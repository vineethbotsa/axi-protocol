==> flow/design.v <==
module axi4_lite_slave (
    input  wire        ACLK,
    input  wire        ARESETN,
    input  wire [31:0] AWADDR,
    input  wire        AWVALID,
    output reg         AWREADY,
    input  wire [31:0] WDATA,
    input  wire [3:0]  WSTRB,
    input  wire        WVALID,
    output reg         WREADY,
    output reg  [1:0]  BRESP,
    output reg         BVALID,
    input  wire        BREADY,
    input  wire [31:0] ARADDR,
    input  wire        ARVALID,
    output reg         ARREADY,
    output reg  [31:0] RDATA,
    output reg  [1:0]  RRESP,
    output reg         RVALID,
    input  wire        RREADY
);
localparam [2:0] WR_IDLE      = 3'b000;
localparam [2:0] WR_ADDR      = 3'b001;
localparam [2:0] WR_DATA      = 3'b010;
localparam [2:0] WR_RESPONSE  = 3'b011;
localparam [1:0] RD_IDLE      = 2'b00;
localparam [1:0] RD_ADDR      = 2'b01;
localparam [1:0] RD_DATA      = 2'b10;
reg [31:0] registers [0:7];
reg [2:0] write_current_state, write_next_state;
reg [1:0] read_current_state, read_next_state;
reg [2:0]  write_reg_addr;
reg [2:0]  read_reg_addr;
reg        write_addr_valid;
reg        read_addr_valid;
always @(posedge ACLK or negedge ARESETN) begin
    if (!ARESETN) begin
        write_current_state <= WR_IDLE;
    end else begin
        write_current_state <= write_next_state;
    end
end
always @(*) begin
    write_next_state = write_current_state;
    case (write_current_state)
        WR_IDLE: begin
            if (AWVALID && WVALID) begin
                write_next_state = WR_ADDR;
            end else if (AWVALID) begin
                write_next_state = WR_ADDR;
            end else if (WVALID) begin
                write_next_state = WR_DATA;
            end
        end
        WR_ADDR: begin
            if (WVALID) begin
                write_next_state = WR_RESPONSE;
            end else begin
                write_next_state = WR_DATA;
            end
        end
        WR_DATA: begin
            if (WVALID) begin
                write_next_state = WR_RESPONSE;
            end
        end
        WR_RESPONSE: begin
            if (BREADY) begin
                write_next_state = WR_IDLE;
            end
        end
        default: begin
            write_next_state = WR_IDLE;
        end
    endcase
end
always @(posedge ACLK or negedge ARESETN) begin
    if (!ARESETN) begin
        AWREADY <= 1'b0;
        WREADY <= 1'b0;
        BVALID <= 1'b0;
        BRESP <= 2'b00;
        write_reg_addr <= 3'b0;
        write_addr_valid <= 1'b0;
    end else begin
        case (write_next_state)
            WR_IDLE: begin
                AWREADY <= 1'b1;
                WREADY <= 1'b1;
                BVALID <= 1'b0;
            end
            WR_ADDR: begin
                if (AWVALID) begin
                    AWREADY <= 1'b0;
                    write_reg_addr <= AWADDR[4:2];  
                    write_addr_valid <= (AWADDR[31:5] == 27'b0);  
                end
            end
            WR_DATA: begin
                if (WVALID) begin
                    WREADY <= 1'b0;
                end
            end
            WR_RESPONSE: begin
                AWREADY <= 1'b0;
                WREADY <= 1'b0;
                BVALID <= 1'b1;
                if (write_addr_valid && WVALID) begin
                    if (WSTRB[0]) registers[write_reg_addr][7:0]   <= WDATA[7:0];
                    if (WSTRB[1]) registers[write_reg_addr][15:8]  <= WDATA[15:8];
                    if (WSTRB[2]) registers[write_reg_addr][23:16] <= WDATA[23:16];
                    if (WSTRB[3]) registers[write_reg_addr][31:24] <= WDATA[31:24];
                    BRESP <= 2'b00;  
                end else begin
                    BRESP <= 2'b10;  
                end
            end
        endcase
    end
end
always @(posedge ACLK or negedge ARESETN) begin
    if (!ARESETN) begin
        read_current_state <= RD_IDLE;
    end else begin
        read_current_state <= read_next_state;
    end
end
always @(*) begin
    read_next_state = read_current_state;
    case (read_current_state)
        RD_IDLE: begin
            if (ARVALID) begin
                read_next_state = RD_ADDR;
            end
        end
        RD_ADDR: begin
            read_next_state = RD_DATA;
        end
        RD_DATA: begin
            if (RREADY) begin
                read_next_state = RD_IDLE;
            end
        end
        default: begin
            read_next_state = RD_IDLE;
        end
    endcase
end
always @(posedge ACLK or negedge ARESETN) begin
    if (!ARESETN) begin
        ARREADY <= 1'b0;
        RVALID <= 1'b0;
        RDATA <= 32'b0;
        RRESP <= 2'b00;
        read_reg_addr <= 3'b0;
        read_addr_valid <= 1'b0;
    end else begin
        case (read_next_state)
            RD_IDLE: begin
                ARREADY <= 1'b1;
                RVALID <= 1'b0;
            end
            RD_ADDR: begin
                ARREADY <= 1'b0;
                read_reg_addr <= ARADDR[4:2];  
                read_addr_valid <= (ARADDR[31:5] == 27'b0);  
            end
            RD_DATA: begin
                RVALID <= 1'b1;
                if (read_addr_valid) begin
                    RDATA <= registers[read_reg_addr];
                    RRESP <= 2'b00;  
                end else begin
                    RDATA <= 32'b0;
                    RRESP <= 2'b10;  
                end
            end
        endcase
    end
end
integer i;
always @(posedge ACLK or negedge ARESETN) begin
    if (!ARESETN) begin
        for (i = 0; i < 8; i = i + 1) begin
            registers[i] <= 32'b0;
        end
    end
end
endmodule
=== From RTL to reports: axi4_lite_slave ===
What the tools print for axi4_lite_slave, step after step.
Line numbers count from 1 in the design file above.
Cell names lack the library's common part.
The mark - stands for no value.

* Design top: axi4_lite_slave
* Clock: ACLK
* Library: sky130hd
* Timing corner: tt_025C_1v80

=== Word-level counts ===
Source: Yosys, flattened and elaborated. Widths are those after wreduce. Registers that Yosys merges into a memory's read port (data or address) are not register bits. Print and check cells do not count. Equal cells are merged and count once.

* Register bits after elaboration: 51
* Output and inout port bits: 41
* Bits of input ports: 107
* Cells after elaboration: 71

* Eq/ne operators: 19
* Reductions and logical operators: 18
* Mux-type cells: 21

{| class="wikitable"
|+ Operators by type and width
! cell !! count
|-
| two-way mux 32 bit || 2
|-
| logical NOT 27 bit || 2
|-
| == test 3 x 2 -> 1 bit (second input constant) || 6
|-
| two-way mux 3 bit || 5
|-
| == test 3 bit (second input constant) || 4
|-
| case mux 3 bit (select 4 bit) || 1
|-
| == test 3 x 1 -> 1 bit (second input constant) || 3
|-
| logical NOT 3 bit || 3
|-
| OR reduction 8 bit || 1
|-
| two-way mux 2 bit || 4
|-
| AND reduction 2 bit || 3
|-
| nonzero test 2 bit || 3
|-
| nonzero test 3 bit || 2
|-
| case mux 2 bit (select 3 bit) || 1
|-
| case mux 1 bit (select 3 bit) || 2
|-
| case mux 1 bit (select 2 bit) || 3
|-
| == test 2 x 1 -> 1 bit (second input constant) || 2
|-
| == test 2 bit (second input constant) || 2
|-
| != test 2 bit (second input constant) || 2
|-
| logical NOT 2 bit || 2
|-
| two-way mux 1 bit || 3
|-
| logical AND 1 bit || 2
|}

=== Longest topological paths ===
Longest topological path by Yosys (ltp), each cell counted once; first at word level (registers and memories cut), then after technology mapping (sequential cells cut; the memories' decode and read muxes count).

* Depth after elaboration: 7
* ABC_AREA: 0
* Gate-level depth with buffers: 7
* Mapped depth without buffers: 7

=== Mapped cells and area ===
The flow's flattened synthesis, as Yosys stat reports it; memories are mapped. The netlist is that of the ABC_AREA named above (0 if unset); the other value can give another one.

{| class="wikitable"
|+ Cell types
! cell type !! count !! area in all (µm²)
|-
| dfrtp_1 || 14 || 350.336
|-
| buf_4 || 34 || 255.245
|-
| dfstp_2 || 2 || 52.55
|-
| nor4_1 || 8 || 50.048
|-
| nor4_2 || 4 || 50.048
|-
| o21ai_0 || 6 || 30.029
|-
| nand2_1 || 7 || 26.275
|-
| ha_1 || 2 || 25.024
|-
| mux2_2 || 2 || 22.522
|-
| nand3_1 || 4 || 20.019
|-
| inv_1 || 5 || 18.768
|-
| a21oi_1 || 3 || 15.014
|-
| o31ai_1 || 2 || 15.014
|-
| nand2b_1 || 2 || 12.512
|-
| nand4_1 || 2 || 12.512
|-
| and3_4 || 1 || 11.261
|-
| nand3_2 || 1 || 10.01
|-
| nor3_1 || 2 || 10.01
|}

Not listed: further types 12, cells in them 12.

* Area of sequential cells: 402.9 µm²
* Chip area (Yosys): 1063.5 µm²
* Cells in the netlist: 113
* Mapped flip-flops: 16
* Buffers: 34

=== Worst setup path after synthesis ===
Path of least setup slack by OpenSTA after synthesis, without wires, with an ideal clock, recovery checks aside; 20% of the period is set as input and as output delay. Where synthesis merged equal registers, the netlist keeps one of their names.

* Path type: register -> register
* Start: register write_current_state
* End: register WREADY
* Path delay: 1.438 ns
* Stages on the path: 6
* Path buffers: 0
* Launch time at the first pin: 0.000 ns
* Setup slack: 0.413 ns
* Library setup time: 0.120 ns
* Arrival: 1.318 ns
* Data required time: 1.730 ns
* Clock period: 1.85 ns
* Synthesis period reached: 1.437 ns

"path delay" is the arrival time less input delay plus setup time.
"stages on the path": output pins that drive a net of the path, with the launching flip-flop's if there is one; two outputs of one cell count as two.
"synthesis period reached" = period - worst setup slack (recovery checks aside). The figure is calculated, with input and output delays left at 20% of the set period.
An end named without its bit number is one bit of that signal or, where synthesis recoded a state register, one of its new flip-flops.
At most two assigning lines are given for a register; there are more.

* Path through: dfstp_2 > nand2_1 > and3_4 > ha_1 > a21oi_1 > and3b_1

{| class="wikitable"
|+ Ends and longest elaborated chain, post-synthesis
! item !! line !! text
|-
| from (decl) || 30 || <nowiki>reg [2:0] write_current_state, write_next_state;</nowiki>
|-
| from (assign) || 38 || <nowiki>write_current_state <= WR_IDLE;</nowiki>
|-
| from (assign) || 40 || <nowiki>write_current_state <= write_next_state;</nowiki>
|-
| to (assign) || 80 || <nowiki>WREADY <= 1'b0;</nowiki>
|-
| to (assign) || 89 || <nowiki>WREADY <= 1'b1;</nowiki>
|-
| to (decl) || 10 || <nowiki>output reg         WREADY,</nowiki>
|}

Chain of elaborated cells between the ends: none given.

=== Timing after layout ===
Path of least setup slack in the final report of job 2 (OpenROAD, finished layout, wires in). Where an end is a register, its clock arrival counts in the times.

* Path type: register -> register
* Start: register write_current_state
* End: register WREADY
* Path buffers: 0
* Setup slack: 0.34 ns
* Stages on the path: 6
* Launch time at the first pin: 0.29 ns
* Arrival: 1.63 ns
* Data required time: 1.98 ns
* Clock period: 1.79 ns
* Library setup time: 0.10 ns

An end named without its bit number is one bit of that signal or, where synthesis recoded a state register, one of its new flip-flops.
At most two assigning lines are given for a register; there are more.

* Path through: dfstp_2 > nand2_1 > and3_4 > ha_4 > a21oi_2 > and3b_1

{| class="wikitable"
|+ Ends and longest elaborated chain, after layout
! item !! line !! text
|-
| from (decl) || 30 || <nowiki>reg [2:0] write_current_state, write_next_state;</nowiki>
|-
| from (assign) || 38 || <nowiki>write_current_state <= WR_IDLE;</nowiki>
|-
| from (assign) || 40 || <nowiki>write_current_state <= write_next_state;</nowiki>
|-
| to (assign) || 80 || <nowiki>WREADY <= 1'b0;</nowiki>
|-
| to (assign) || 89 || <nowiki>WREADY <= 1'b1;</nowiki>
|-
| to (decl) || 10 || <nowiki>output reg         WREADY,</nowiki>
|}

Chain of elaborated cells between the ends: none given.

Module axi4_lite_slave, platform sky130hd: 2 stored runs of the flow (Yosys, OpenROAD) with differing settings, in no particular order. Input and output delays are each 20% of the period that was set; the output load is 0.01 pF.
"clock period achieved" is the run's clock period less its worst setup slack. It is reckoned from that one timing run; input and output delays stay at 20% of the period that was set.
By "worst path time" is meant the share of the clock period that the worst setup path is allowed (20% is reserved at inputs, 20% at outputs), minus its slack. Clock arrival times at its registers enter into it.
"total power of the final layout" is the tool's figure for a default switching activity; nothing was simulated.

=== Job 1 ===
{| class="wikitable"
! Setting !! Value
|-
| period_ns || 0.994
|-
| CORE_UTILIZATION || 48
|-
| HOLD_SLACK_MARGIN || 0.18
|-
| CORE_ASPECT_RATIO || 1.86
|-
| CELL_PAD_IN_SITES_GLOBAL_PLACEMENT || 0
|-
| CELL_PAD_IN_SITES_DETAIL_PLACEMENT || 2
|-
| ABC_AREA || 0
|-
| GPL_TIMING_DRIVEN || 0
|-
| MIN_ROUTING_LAYER || met1
|-
| CAP_MARGIN || 20
|-
| CORE_MARGIN || 2
|-
| SLEW_MARGIN || 20
|}
Did not finish, placement stopped with DPL-0033.

=== Job 2 ===
{| class="wikitable"
! Setting !! Value
|-
| period_ns || 1.79
|-
| SETUP_SLACK_MARGIN || 0.53
|-
| CAP_MARGIN || 20
|-
| CORE_MARGIN || 2
|-
| CORE_UTILIZATION || 40
|-
| SLEW_MARGIN || 20
|-
! Result !! Value
|-
| Total power of the final layout || 1.237 mW
|-
| Area inside the die boundary || 3087.5 µm²
|-
| Standard-cell area after layout || 1825.5 µm²
|-
| Final setup TNS || 0.000 ns
|-
| Setup slack of the worst path || 0.343 ns
|-
| Clock period achieved || 1.447 ns
|-
| Worst path time || 1.45 ns
|-
| Kind of the worst setup path || register -> register
|-
| Chip area in the Yosys report || 1063.5 µm²
|-
| Final utilization || 73.0%
|}
